==> flow/design.v <==
module coreir_reg_arst #(
    parameter width = 1,
    parameter arst_posedge = 1,
    parameter clk_posedge = 1,
    parameter init = 1
) (
    input clk,
    input arst,
    input [width-1:0] in,
    output [width-1:0] out
);
  reg [width-1:0] outReg;
  wire real_rst;
  assign real_rst = arst_posedge ? arst : ~arst;
  wire real_clk;
  assign real_clk = clk_posedge ? clk : ~clk;
  always @(posedge real_clk, posedge real_rst) begin
    if (real_rst) outReg <= init;
    else outReg <= in;
  end
  assign out = outReg;
endmodule
module commonlib_muxn__N2__width16 (
    input [15:0] in_data_0,
    input [15:0] in_data_1,
    input [0:0] in_sel,
    output [15:0] out
);
assign out = in_sel[0] ? in_data_1 : in_data_0;
endmodule
module Mux2xOutUInt16 (
    input [15:0] I0,
    input [15:0] I1,
    input S,
    output [15:0] O
);
commonlib_muxn__N2__width16 coreir_commonlib_mux2x16_inst0 (
    .in_data_0(I0),
    .in_data_1(I1),
    .in_sel(S),
    .out(O)
);
endmodule
module Counter_comb (
    input inc,
    input [15:0] self_count_O,
    output [15:0] O0,
    output [15:0] O1
);
Mux2xOutUInt16 Mux2xOutUInt16_inst0 (
    .I0(self_count_O),
    .I1(self_count_O + 16'h0001),
    .S(inc),
    .O(O0)
);
assign O1 = O0;
endmodule
module Counter (
    input inc,
    input CLK,
    input ASYNCRESET,
    output [15:0] O
);
wire [15:0] Counter_comb_inst0_O0;
wire [15:0] reg_PR_inst0_out;
Counter_comb Counter_comb_inst0 (
    .inc(inc),
    .self_count_O(reg_PR_inst0_out),
    .O0(Counter_comb_inst0_O0),
    .O1(O)
);
coreir_reg_arst #(
    .arst_posedge(1'b1),
    .clk_posedge(1'b1),
    .init(16'h0000),
    .width(16)
) reg_PR_inst0 (
    .clk(CLK),
    .arst(ASYNCRESET),
    .in(Counter_comb_inst0_O0),
    .out(reg_PR_inst0_out)
);
endmodule
### Tool chain data of Counter

What the tools print for Counter, step after step.
Line numbers count from 1 in the design file above.
Cell names lack the library's common part.
Not given: --

* top: Counter
* clock input: CLK
* standard-cell library: sky130hd
* timing corner: tt_025C_1v80

### Elaborated design

Counts by Yosys on the flattened word-level netlist (proc, flatten, opt, wreduce; memories kept). Register bits leave out memories and registers merged into their read ports (data or address); mux counts leave out enables and synchronous resets folded into registers. Print and check cells are left out. Cells with the same type and inputs are merged into one.

* flip-flop bits (word level): 16
* latch bits: 0
* bits in writable memories: 0
* memory bits (read-only): 0
* word width x clocked read ports: 0
* memories kept: 0
* bits of input ports: 3
* output and inout port bits: 16
* word-level cells: 3

* add/subtract/negate cells: 1
* multipliers: 0
* divide/modulo/power cells: 0
* $lt $le $gt $ge: 0
* equality and inequality tests: 0
* shift-type cells: 0
* mux-type cells: 1
* bitwise gates (word level): 0
* reductions and logical operators: 0

Operators by type and width (number)
* adder 16 x 1 -> 16 bit with constant B: 1
* two-way mux 16 bit: 1

### Depth

Depth = most cells in a row (Yosys ltp): at word level without a register or memory, in the mapped netlist without a sequential cell, where the memories' decode and read muxes count.

* word-level depth: 2
* ABC_AREA: 0
* gate-level depth with buffers: 4
* depth with buffers taken out: 4

### Synthesis result

The flow's flattened synthesis, as Yosys stat reports it; memories are mapped. The netlist is that of the ABC_AREA named above (0 if unset); the other value can give another one.
The area totals of this step are shown rounded.

* cell count: 60
* cell area after synthesis: 740 µm²
* area of sequential cells: 400 µm²
* flip-flops: 16
* buffer cells: 0

Cells by type
* dfrtp_1: number 16, area in all 400.384 µm²
* xnor2_1: number 9, area in all 78.826 µm²
* xor2_1: number 6, area in all 52.55 µm²
* nand4_1: number 4, area in all 25.024 µm²
* nand2_1: number 6, area in all 22.522 µm²
* nor4_4: number 1, area in all 21.27 µm²
* nand3_4: number 1, area in all 17.517 µm²
* nand3_1: number 3, area in all 15.014 µm²
* nor2_1: number 4, area in all 15.014 µm²
* ha_1: number 1, area in all 12.512 µm²
* nand4_2: number 1, area in all 12.512 µm²
* nor4_2: number 1, area in all 12.512 µm²
* and4_4: number 1, area in all 11.261 µm²
* mux2_2: number 1, area in all 11.261 µm²
* nor3_2: number 1, area in all 10.01 µm²
* inv_1: number 2, area in all 7.507 µm²
* nor3b_1: number 1, area in all 7.507 µm²
* and3_1: number 1, area in all 6.256 µm²

The figures by module come from a second, unflattened synthesis with its own total; it is not the netlist above.

* cell total of the unflattened synthesis: 94
* area (unflattened synthesis): 1100 µm²

Each row is one instance without its submodules.

Modules
* Counter_comb: instances 1, cells 59, area 420 µm², sequential area 0.0 µm²
* coreir_reg_arst: instances 1, cells 17, area 400 µm², sequential area 400 µm²
* commonlib_muxn__N2__width16: instances 1, cells 18, area 250 µm², sequential area 0.0 µm²
* Counter: instances 1, cells 0, area 0.0 µm², sequential area 0.0 µm²
* Mux2xOutUInt16: instances 1, cells 0, area 0.0 µm², sequential area 0.0 µm²

### Timing after synthesis

Path of least setup slack by OpenSTA after synthesis, without wires, with an ideal clock, recovery checks aside; 20% of the period is set as input and as output delay. Where synthesis merged equal registers, the netlist keeps one of their names.

* kind: register to output
* from: register reg_PR_inst0.outReg[3]
* to: output port O[13]
* clock period: 2.03 ns
* external output delay: 0.406 ns
* time at the first pin: 0.000 ns
* arrival: 1.292 ns
* required time: 1.624 ns
* setup slack: 0.332 ns
* path delay: 1.292 ns
* stages on the path: 5
* buffers on the path: 0
* synthesis period reached: 1.698 ns

"path delay" is the arrival time less input delay plus setup time.
At an output port there is no setup time.
"stages on the path" counts driving pins, that of a launching flip-flop among them; a cell with two outputs on the path counts twice.
"synthesis period reached" = period - worst setup slack (recovery checks aside). The figure is calculated, with input and output delays left at 20% of the set period.
The rows between start and end are the longest chain of elaborated cells between them; the timing report does not say that the signal goes this way. Where chains are equally long, one stands for them.
A line is the first line of the expression or statement that the cell stems from. Yosys adds cells for indexed reads and writes and turns some case tables into memories.

* cell sequence: dfrtp_1 and4_4 nand3_4 nor4_4 xor2_1
* length of the longest elaborated chain: 2
* elaborated cells on any way between the ends: 2
* RTL lines with such cells: 2
* those cells by class: add/sub (1); mux (1)

Ends and longest elaborated chain, after synthesis
* start: declaration: RTL line 12 `reg [width-1:0] outReg;`
* start: assignment: RTL line 18 `if (real_rst) outReg <= init;`
* start: assignment: RTL line 19 `else outReg <= in;`
* adder 16 x 1 -> 16 bit: RTL line 52 `.I1(self_count_O + 16'h0001),`
* two-way mux 16 bit: RTL line 29 `assign out = in_sel[0] ? in_data_1 : in_data_0;`
* end: declaration: RTL line 62 `output [15:0] O`

Subject: Counter on sky130hd, stored results

Hello all,

Below are 2 stored runs of the flow (Yosys, OpenROAD; platform sky130hd) on Counter, each with its settings, unordered. Constraints: input delay and output delay 20% of the set period each, output load 0.01 pF.

### Flow run 1

Settings: `period_ns=3.52`, `CORE_UTILIZATION=67`, `SETUP_SLACK_MARGIN=0.28`, `PLACE_DENSITY=0.94`, `GPL_ROUTABILITY_DRIVEN=0`, `CTS_CLUSTER_DIAMETER=157`, `CAP_MARGIN=10`, `CORE_MARGIN=2`, `SLEW_MARGIN=20`

No results, placement failed with GPL-0301.

### Flow run 2

Settings: `period_ns=3.18`, `CORE_UTILIZATION=64`, `SETUP_SLACK_MARGIN=0.73`, `PLACE_DENSITY_LB_ADDON=0.24`, `CORE_ASPECT_RATIO=1.47`, `CELL_PAD_IN_SITES_GLOBAL_PLACEMENT=2`, `CELL_PAD_IN_SITES_DETAIL_PLACEMENT=1`, `TNS_END_PERCENT=80`, `ABC_AREA=1`, `GPL_TIMING_DRIVEN=1`, `CTS_CLUSTER_SIZE=39`, `CTS_CLUSTER_DIAMETER=63`, `MIN_ROUTING_LAYER=met2`, `CAP_MARGIN=20`, `CORE_MARGIN=2`, `SLEW_MARGIN=20`

No results, placement failed with FLW-0024.

Thanks
